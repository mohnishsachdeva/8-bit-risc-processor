==> flow/design.v <==
`timescale 1ns / 1ps
module Decorder_4_to_7(
input [3:0] in,
    output reg [6:0] out
    );
always @ (in) begin 
		if (in == 0) begin 
			out = 7'b1111110;
		end 
		else if (in == 1) begin 
			out = 7'b0110000;
		end
      else if (in == 2) begin 
			out = 7'b1101101;
		end
      else if (in == 3) begin 
			out = 7'b1111001;
		end
		else if (in == 4) begin
			out = 7'b0110011;
		end
		else if (in == 5) begin 
			out = 7'b1011011;
		end
      else if (in == 6) begin 
          out = 7'b1011111;
		end 
		else if (in == 7) begin 
		 out = 7'b1110000;
		 end
		else if (in == 8) begin 
		 out = 7'b1111111;
		 end
      else if (in == 9) begin 
		 out = 7'b1111011;
		 end
      else if (in == 10) begin 
		 out = 7'b1110111;
		 end
		else if (in == 11) begin 
		 out = 7'b1111111;
		 end
		else if (in == 12) begin 
		 out = 7'b1001110;
		 end
		else if (in == 13) begin 
		 out = 7'b1111110;
		 end
		else if (in == 14) begin 
		 out = 7'b1001111;
		 end
		else 
		 out = 7'b1000111;
		 end
endmodule
`timescale 1ns / 1ps
module outport(
    input [3:0] ind1,
    input [3:0] ind2,
    input Reg1CR,
    input Reg2CR,
    input clk,
    input rst,
    output [6:0] Reg1_out,
    output [6:0] Reg2_out
    );
	 wire reg_rst12,reg_clk12;
	 wire [6:0] do1ri1, do2ri2;
	VII_bit_reg Reg1(do1ri1,Reg1_out,Reg1CR,reg_rst12,reg_clk12);
	VII_bit_reg Reg2(do2ri2,Reg2_out,Reg2CR,reg_rst12,reg_clk12);
	Decorder_4_to_7 dec1 (ind1, do1ri1);
	Decorder_4_to_7 dec2 (ind2, do2ri2);
assign reg_clk12 = clk;
assign reg_rst12 = rst;
endmodule
`timescale 1ns / 1ps
module VII_bit_reg(
input [6:0] in,
    output reg[6:0] out,
    input we,
    input rst,
    input clk
    );
 always@(posedge clk)
	 begin
	 if (rst==1) begin
	 out=0;
	 end
	 else if (we==1) begin
	 out=in;
	 end
	 end
endmodule
-- Tool chain data of outport
The steps from the RTL of outport to its reports follow in flow order.
Line numbers count from 1 in the design file above.
Operators: Yosys type, input widths -> output width; for muxes data width and select width s.
Not given: --
- top module: outport
- clock port: clk
- standard-cell library: sky130hd
- corner: tt_025C_1v80

-- After elaboration
Source: Yosys, flattened and elaborated, memories not mapped. Widths are those after wreduce; folded enables and synchronous resets count as part of the registers. Registers that Yosys merges into a memory's read port (data or address) are not register bits. Print and check cells do not count. Equal cells are merged and count once.
- noted flip-flop bits (word level): 14
- input bits: 12
- noted output and inout port bits: 14
- eq/ne operators at 28
- muxes and demuxes at 30
- reduce/logical cells: 2
- operator list (cell ; count):
    $mux 7 ; 28
    $eq 4x4->1 const B ; 14
    $eq 4x3->1 const B ; 8
    $eq 4x2->1 const B ; 4
    $eq 4x1->1 const B ; 2
    $logic_not 4->1 ; 2
    $mux 4 ; 2

-- Logic depth
Depth = most cells in a row (Yosys ltp): at word level without a register or memory, in the mapped netlist without a sequential cell, where the memories' decode and read muxes count.
- depth in word-level cells at 16
- ABC_AREA at 0
- depth in mapped cells: 4
- noted depth with buffers taken out: 3

-- After synthesis
Yosys stat after the flow's synthesis: flattened, memories mapped to cells. It holds for the ABC_AREA given above (unset counts as 0); a run with the other value may have another netlist.
- noted mapped cells: 96
- noted mapped area: 802.0 um^2
- sequential part of the area at 280.3 um^2
- flip-flops: 14
- buffer cells: 11
- cells by type (cell ; count ; area in all (um^2)):
    sky130_fd_sc_hd__dfxtp_1 ; 14 ; 280.269
    sky130_fd_sc_hd__nor2_1 ; 15 ; 56.304
    sky130_fd_sc_hd__a311oi_1 ; 6 ; 52.55
    sky130_fd_sc_hd__xor2_1 ; 4 ; 35.034
    sky130_fd_sc_hd__buf_6 ; 3 ; 33.782
    sky130_fd_sc_hd__a211oi_1 ; 3 ; 22.522
    sky130_fd_sc_hd__nand2_1 ; 6 ; 22.522
    sky130_fd_sc_hd__o211ai_1 ; 3 ; 22.522
    sky130_fd_sc_hd__o21ai_0 ; 4 ; 20.019
    sky130_fd_sc_hd__nand2b_1 ; 3 ; 18.768
    sky130_fd_sc_hd__a211o_1 ; 2 ; 17.517
    sky130_fd_sc_hd__a22o_1 ; 2 ; 17.517
    sky130_fd_sc_hd__and3b_1 ; 2 ; 17.517
    sky130_fd_sc_hd__buf_4 ; 2 ; 15.014
    sky130_fd_sc_hd__clkbuf_1 ; 4 ; 15.014
    sky130_fd_sc_hd__nand3b_1 ; 2 ; 15.014
    sky130_fd_sc_hd__o21a_1 ; 2 ; 15.014
    sky130_fd_sc_hd__nor2b_1 ; 2 ; 12.512
Not listed: further types 13, cells in them 17.
By module: a second synthesis without flattening, with its own total; a netlist apart from the flattened one above.
- noted cell total of the unflattened synthesis: 96
- area (unflattened synthesis): 835.8 um^2
Each row is one instance without its submodules.
- modules (module ; instances ; cells ; area (um^2) ; sequential area (um^2)):
    VII_bit_reg ; 2 ; 22 ; 247.7 ; 140.1
    Decorder_4_to_7 ; 2 ; 26 ; 170.2 ; 0.0
    outport ; 1 ; 0 ; 0.0 ; 0.0

-- Timing after synthesis
Path of least setup slack by OpenSTA after synthesis, without wires, with an ideal clock, recovery checks aside; 20% of the period is set as input and as output delay. Where synthesis merged equal registers, the netlist keeps one of their names.
- path kind: input -> register
- start point: input ind2[0]
- end point: register Reg2.out[4]
- period at 1700 ps
- noted library setup time: 132 ps
- noted time at the first pin: 340 ps
- arrival at 1125 ps
- data required time at 1568 ps
- path slack: 443 ps
- delay of the path at 917 ps
- noted stages on the path: 4
- noted path buffers: 1
- synthesis period reached at 1257 ps
"delay of the path" is the arrival time less input delay plus setup time.
"stages on the path" counts driving pins, that of a launching flip-flop among them; a cell with two outputs on the path counts twice.
"synthesis period reached" is the clock period less the worst setup slack; recovery checks do not enter. This is arithmetic on one report: input and output delays are still those of the set period (20% each).
The rows between start and end are the longest chain of elaborated cells between them; the timing report does not say that the signal goes this way. Where chains are equally long, one stands for them.
A line is the first line of the expression or statement that the cell stems from. Yosys adds cells for indexed reads and writes and turns some case tables into memories.
- path through: sky130_fd_sc_hd__buf_6 > sky130_fd_sc_hd__or4b_1 > sky130_fd_sc_hd__o211ai_1 > sky130_fd_sc_hd__a21oi_1
- cells in the longest elaborated chain: 15
- RTL lines, path after synthesis (element ; RTL line ; text):
    start, declared ; 59 ; input [3:0] ind2,
    $eq 4x4->1 ; 46 ; else if (in == 13) begin
    $mux 7 ; 46 ;
    $mux 7 ; 43 ; else if (in == 12) begin
    $mux 7 ; 40 ; else if (in == 11) begin
    $mux 7 ; 37 ; else if (in == 10) begin
    $mux 7 ; 34 ; else if (in == 9) begin
    $mux 7 ; 31 ; else if (in == 8) begin
    $mux 7 ; 28 ; else if (in == 7) begin
    $mux 7 ; 25 ; else if (in == 6) begin
    $mux 7 ; 22 ; else if (in == 5) begin
    $mux 7 ; 19 ; else if (in == 4) begin
    $mux 7 ; 16 ; else if (in == 3) begin
    $mux 7 ; 13 ; else if (in == 2) begin
    $mux 7 ; 10 ; else if (in == 1) begin
    $mux 7 ; 7 ; if (in == 0) begin
    end, assigned ; 87 ; out=0;
    end, assigned ; 90 ; out=in;
    end, declared ; 79 ; output reg[6:0] out,

-- Timing after layout
Path of least setup slack in the final report of run 1 (OpenROAD, finished layout, wires in). Where an end is a register, its clock arrival counts in the times.
The path's times are printed in steps of 10 ps; the period is the one set.
- path kind: input -> register
- start point: input ind2[0]
- end point: register Reg2.out[4]
- period at 840 ps
- noted library setup time: 110 ps
- noted time at the first pin: 170 ps
- arrival at 1060 ps
- data required time at 990 ps
- path slack: -80 ps
- noted stages on the path: 5
- noted path buffers: 2
The rows between start and end are the longest chain of elaborated cells between them; the timing report does not say that the signal goes this way. Where chains are equally long, one stands for them.
- path through: sky130_fd_sc_hd__buf_6 > sky130_fd_sc_hd__buf_6 > sky130_fd_sc_hd__or4b_4 > sky130_fd_sc_hd__o211ai_1 > sky130_fd_sc_hd__a21oi_1
- cells in the longest elaborated chain: 15
- RTL lines, path after layout (element ; RTL line ; text):
    start, declared ; 59 ; input [3:0] ind2,
    $eq 4x4->1 ; 46 ; else if (in == 13) begin
    $mux 7 ; 46 ;
    $mux 7 ; 43 ; else if (in == 12) begin
    $mux 7 ; 40 ; else if (in == 11) begin
    $mux 7 ; 37 ; else if (in == 10) begin
    $mux 7 ; 34 ; else if (in == 9) begin
    $mux 7 ; 31 ; else if (in == 8) begin
    $mux 7 ; 28 ; else if (in == 7) begin
    $mux 7 ; 25 ; else if (in == 6) begin
    $mux 7 ; 22 ; else if (in == 5) begin
    $mux 7 ; 19 ; else if (in == 4) begin
    $mux 7 ; 16 ; else if (in == 3) begin
    $mux 7 ; 13 ; else if (in == 2) begin
    $mux 7 ; 10 ; else if (in == 1) begin
    $mux 7 ; 7 ; if (in == 0) begin
    end, assigned ; 87 ; out=0;
    end, assigned ; 90 ; out=in;
    end, declared ; 79 ; output reg[6:0] out,

FLOW RESULTS
============

Stored flow runs of outport (2 of them; Yosys, OpenROAD, sky130hd). They differ in their settings and are not a sequence. Constraints: input delay and output delay 20% of the set period each, output load 0.01 pF.
"achieved clock period" means the clock period less the worst setup slack. The figure is calculated, with input and output delays left at 20% of the set period.
"allowed time less slack (worst setup path)" is the time allowed to the run's worst setup path (the clock period less input and output delay, where it has them) less its slack. Clock arrival times count: a late capture clock shortens it, a late launch clock lengthens it.
"allowed time less slack (worst setup path)" is given in steps of 10 ps.

Run 1
Settings were period_ns = 0.84; CORE_UTILIZATION = 15; PLACE_DENSITY_LB_ADDON = 0.17; HOLD_SLACK_MARGIN = 0.07; TNS_END_PERCENT = 10; ABC_AREA = 0; GPL_TIMING_DRIVEN = 0; GPL_ROUTABILITY_DRIVEN = 1; CTS_CLUSTER_DIAMETER = 22; MIN_ROUTING_LAYER = met2; CAP_MARGIN = 20; CORE_MARGIN = 2; SLEW_MARGIN = 20
- noted the worst hold slack after layout: 224 ps
- die footprint at 5,947.5 um^2
- noted the achieved clock period: 916 ps
- post-synthesis cell area at 802.0 um^2
- post-route setup TNS: -331 ps
- worst slack on setup checks at -76 ps
- noted the standard-cell area after routing: 1,397.6 um^2
- allowed time less slack (worst setup path) at 750 ps
- worst setup path kind: input -> register

Run 2
Settings were period_ns = 1.96; CORE_UTILIZATION = 43; PLACE_DENSITY = 0.55; HOLD_SLACK_MARGIN = 0.21; CORE_ASPECT_RATIO = 0.76; CELL_PAD_IN_SITES_GLOBAL_PLACEMENT = 1; CELL_PAD_IN_SITES_DETAIL_PLACEMENT = 2; ABC_AREA = 1; GPL_ROUTABILITY_DRIVEN = 1; CAP_MARGIN = 20; MIN_ROUTING_LAYER = met2; MAX_ROUTING_LAYER = met5; CORE_MARGIN = 2; SLEW_MARGIN = 20
- no results, placement failed with DPL-0033
