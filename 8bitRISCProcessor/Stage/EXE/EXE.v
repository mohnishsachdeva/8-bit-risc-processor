==> flow/design.v <==
`timescale 1ns / 1ps
module Alu(
    input [7:0] IRa,
    input [7:0] IRb,
    input [3:0] OPALU,
    output OFgn,
    output OFgz,
    output [7:0] OALUD
    );
assign OFgz = (OPALU == 4) ? IRa[7] : (OPALU == 5) ? IRa[0] : ((OPALU == 1 && (IRa+IRb) == 0) || (OPALU == 2 && (IRa-IRb) == 0) || (OPALU == 3 && ~(IRa && IRb) == 0)) ? 1 : 0; 
assign OALUD =(OPALU==1)? (IRa+IRb):(OPALU==2)? (IRa-IRb) :(OPALU==3)? ~(IRa & IRb) :(OPALU==4)? (IRa<<1)   : (OPALU==5)? (IRa>>1)  :0;
assign OFgn = ((OPALU == 1 && OALUD[7] == 1) || (OPALU == 2 && OALUD[7] == 1) || (OPALU == 3 && OALUD[7] == 1)) ? 1 : 0;  
endmodule
`timescale 1ns / 1ps
module EXE(
    input [7:0] Ira,
    input [7:0] Irb,
    input [3:0] OPALU,
    output IFgn,
    output IFgz,
   output [7:0] OALUD,
    input rst,
    input clk,
    input NFCR,
    input ZFCR
    );
 wire NZ_rst,NZ_clk,OFgn,OFgz;
    Alu alux (Ira,Irb,OPALU,OFgn,OFgz,OALUD);
    one_bit_register fregN(OFgn,IFgn,NZ_rst,NZ_clk,NFCR);
    one_bit_register fregZ(OFgz,IFgz,NZ_rst,NZ_clk,ZFCR);
assign NZ_rst=rst;
assign NZ_clk=clk;
endmodule
`timescale 1ns / 1ps
module one_bit_register(
    input in,
    output reg out,
    input rst,
    input clk,
    input we
    );
always @(posedge clk)
begin 
if (rst==1) begin
out=0;
end
else if (we==1) begin
out=in;
end
end
endmodule
### Step by step through the tools: EXE

The steps from the RTL of EXE to its reports follow in flow order.
Line numbers count from 1 in the design file above.
Library cell names are shortened.
Not given: -

| inputs | value |
|---|---|
| design top | EXE |
| clock input | clk |
| standard-cell library | sky130hd |
| timing corner | tt_025C_1v80 |

### After elaboration

Yosys after proc, flatten, opt, wreduce and memory -nomap, before mapping. Enables and synchronous resets that opt folds into registers are not counted as muxes. Memory bits, and registers merged into a memory's read port (data or address), are not among the register bits. Print and check cells are not counted. Equal cells are merged and count once.

| cells by class | value |
|---|---|
| shifts and indexed selects | 0 |
| multiply operators | 0 |
| equality and inequality tests | 5 |
| order comparisons | 0 |
| muxes and demuxes | 9 |
| reductions and logical operators | 14 |
| div/mod/pow operators | 0 |
| bitwise logic cells | 3 |
| add/sub/neg operators | 2 |

Operators by type and width:

| cell | number |
|---|---|
| logical NOT 32 bit | 3 |
| inverter 1 -> 32 bit | 1 |
| two-way mux 8 bit | 4 |
| adder 8 x 8 -> 9 bit | 1 |
| subtractor 8 x 8 -> 9 bit | 1 |
| equality test 4 x 2 -> 1 bit with constant B | 2 |
| equality test 4 x 3 -> 1 bit with constant B | 2 |
| bitwise AND 8 bit | 1 |
| logical AND 8 bit | 1 |
| inverter 8 bit | 1 |
| two-way mux 7 bit | 1 |
| logical AND 1 bit | 6 |
| logical OR 1 bit | 4 |
| equality test 4 x 1 -> 1 bit with constant B | 1 |
| two-way mux 1 bit | 4 |

| word-level totals | value |
|---|---|
| bits in read-only memories | 0 |
| register bits after elaboration | 2 |
| bits in latches | 0 |
| word width x clocked read ports | 0 |
| input bits | 24 |
| RAM bits | 0 |
| memories | 0 |
| output and inout bits | 10 |
| word-level cells | 35 |

### Logic depth

Depth = most cells in a row (Yosys ltp): at word level without a register or memory, in the mapped netlist without a sequential cell, where the memories' decode and read muxes count.

| logic depth | value |
|---|---|
| depth in word-level cells | 10 |
| ABC_AREA | 0 |
| gate-level depth with buffers | 10 |

### After synthesis

Yosys stat after the flow's synthesis: flattened, memories mapped to cells. It holds for the ABC_AREA given above (unset counts as 0); a run with the other value may have another netlist.
Totals and module areas in this step are rounded.

| mapped netlist | value |
|---|---|
| mapped cells | 164 |
| mapped area | 1,180 µm² |
| buffer cells | 6 |
| flip-flops | 2 |

Cells by type:

| cell | number |
|---|---|
| ha_1 | 18 |
| o221ai_1 | 9 |
| nand2_1 | 19 |
| a21oi_1 | 13 |
| xnor2_1 | 6 |
| xor2_1 | 6 |
| nor2_1 | 12 |
| o21ai_0 | 9 |
| inv_1 | 11 |
| dfxtp_1 | 2 |
| o41ai_2 | 2 |
| a21oi_2 | 3 |
| nor2b_1 | 4 |
| buf_6 | 2 |
| fa_1 | 1 |
| nand3_1 | 4 |
| nor3_2 | 2 |
| a31oi_1 | 3 |

Not listed: further types 29, cells in them 38.
The figures by module come from a second, unflattened synthesis with its own total; it is not the netlist above.

| unflattened totals | value |
|---|---|
| cells (unflattened synthesis) | 179 |
| area (unflattened synthesis) | 1,270 µm² |

Each row is one instance without its submodules.

Modules:

| module | times used | cells | area (µm²) |
|---|---|---|---|
| Alu | 1 | 173 | 1,210 |
| one_bit_register | 2 | 3 | 33.8 |
| EXE | 1 | 0 | 0.0 |

### Path before layout

Source: OpenSTA report_checks on the synthesized netlist (no wires, ideal clock, input and output delay 20% of the period each), path of least setup slack; recovery checks are left aside. Register names are those of the netlist, which keeps one name where synthesis merged equal registers.

| timing post-synthesis | value |
|---|---|
| path kind | input -> output |
| start | input Irb[4] |
| end | output OALUD[7] |
| clock period | 3,080 ps |
| driving pins on the path | 10 |
| slack | 226 ps |
| delay of the path | 1,622 ps |
| data required time | 2,464 ps |
| arrival time | 2,238 ps |
| output delay | 616 ps |
| period reached after synthesis | 2,854 ps |

"delay of the path" is the arrival time less input delay plus setup time.
At an output port there is no setup time.
"driving pins on the path": output pins that drive a net of the path, with the launching flip-flop's if there is one; two outputs of one cell count as two.
"period reached after synthesis" is the clock period less the worst setup slack; recovery checks do not enter. This is arithmetic on one report: input and output delays are still those of the set period (20% each).
The rows between start and end are the longest chain of elaborated cells between them; the timing report does not say that the signal goes this way. Where chains are equally long, one stands for them.
A line is the first line of the expression or statement that the cell stems from. Yosys adds cells for indexed reads and writes and turns some case tables into memories.

| between the ends, post-synthesis | value |
|---|---|
| cell sequence | inv_1 -> ha_1 -> buf_6 -> a21oi_2 -> nand2_1 -> a41o_1 -> a31oi_1 -> xor2_1 -> o21ai_1 -> a221o_1 |
| length of the longest elaborated chain | 3 |

Ends and longest elaborated chain, post-synthesis:

| what | line | text |
|---|---|---|
| from (decl) | 17 | `input [7:0] Irb,` |
| subtractor 8 x 8 -> 9 bit | 11 | `assign OALUD =(OPALU==1)? (IRa+IRb):(OPALU==2)? (IRa-IRb) :(OPALU==3)? ~(IRa & IRb) :(OPALU==4)? (IRa<<1)   : ...` |
| two-way mux 8 bit x2 | 11 |  |
| to (decl) | 21 | `output [7:0] OALUD,` |

### Timing after layout

Path of least setup slack in the final report of run 1 (OpenROAD, finished layout, wires in). Where an end is a register, its clock arrival counts in the times.
The report prints the path's times to 10 ps; the period is as set.

| timing after layout | value |
|---|---|
| path kind | input -> output |
| start | input Irb[4] |
| end | output OALUD[7] |
| arrival time | 2,250 ps |
| output delay | 490 ps |
| data required time | 1,970 ps |
| clock period | 2,460 ps |
| driving pins on the path | 11 |
| slack | -280 ps |

The rows between start and end are the longest chain of elaborated cells between them; the timing report does not say that the signal goes this way. Where chains are equally long, one stands for them.

| between the ends, after layout | value |
|---|---|
| cell sequence | buf_12 -> inv_12 -> ha_4 -> a21oi_2 -> nand2_1 -> a41o_1 -> a31oi_2 -> xor2_1 -> o21ai_1 -> a221o_1 -> buf_2 |
| length of the longest elaborated chain | 3 |

Ends and longest elaborated chain, after layout:

| what | line | text |
|---|---|---|
| from (decl) | 17 | `input [7:0] Irb,` |
| subtractor 8 x 8 -> 9 bit | 11 | `assign OALUD =(OPALU==1)? (IRa+IRb):(OPALU==2)? (IRa-IRb) :(OPALU==3)? ~(IRa & IRb) :(OPALU==4)? (IRa<<1)   : ...` |
| two-way mux 8 bit x2 | 11 |  |
| to (decl) | 21 | `output [7:0] OALUD,` |

Add stored flow runs of EXE

EXE through Yosys and OpenROAD on sky130hd: 2 stored runs, unordered, with their settings and measured results. The constraints put input and output delay at 20% of the set period each and load the outputs with 0.01 pF.
"reached clock period": clock period set for the run, less the worst setup slack. It is reckoned from that one timing run; input and output delays stay at 20% of the period that was set.
"worst path time" means the part of the period allowed to the worst setup path (the constraints hold back 20% at inputs and 20% at outputs) less its slack; where the path has registers, the arrival times of their clocks count too.
By "overall power" is meant OpenSTA's value without simulated activity: inputs other than the clock are taken to toggle once in ten clock periods, and the tool carries that through the logic.
"worst path time" is known to 10 ps.
Results are given in rounded form.
Settings: -- = not set for that run.
A result given as -- is not shown for that run.

| item | run 1 | run 2 |
|---|---|---|
| period_ns | 2.46 | 3.0 |
| CORE_UTILIZATION | 27 | 32 |
| PLACE_DENSITY_LB_ADDON | 0.14 | -- |
| CORE_MARGIN | 10 | 2 |
| CELL_PAD_IN_SITES_GLOBAL_PLACEMENT | 0 | 2 |
| ABC_AREA | 0 | -- |
| GPL_TIMING_DRIVEN | 1 | -- |
| CTS_CLUSTER_SIZE | 54 | 25 |
| CAP_MARGIN | 25 | 0 |
| MIN_ROUTING_LAYER | met1 | -- |
| SLEW_MARGIN | 20 | 20 |
| PLACE_DENSITY | -- | 0.77 |
| HOLD_SLACK_MARGIN | -- | -0.05 |
| CELL_PAD_IN_SITES_DETAIL_PLACEMENT | -- | 2 |
| TNS_END_PERCENT | -- | 80 |
| MAX_ROUTING_LAYER | -- | met4 |
| smallest hold slack (ps) | 669 | -- |
| setup slack of the worst path (ps) | -280 | -- |
| standard-cell area after layout (µm²) | 2,600 | -- |
| worst path time (ps) | 1,760 | -- |
| worst setup path type | input -> output | -- |
| total negative setup slack (ps) | -493 | -- |
| reached clock period (ps) | 2,740 | -- |
| full die area (µm²) | 7,430 | -- |
| utilization of the finished layout (%) | 60.5 | -- |
| overall power (uW) | 786 | -- |
| netlist area reported by Yosys (µm²) | 1,180 | -- |

Run 2: did not finish, placement stopped with DPL-0033
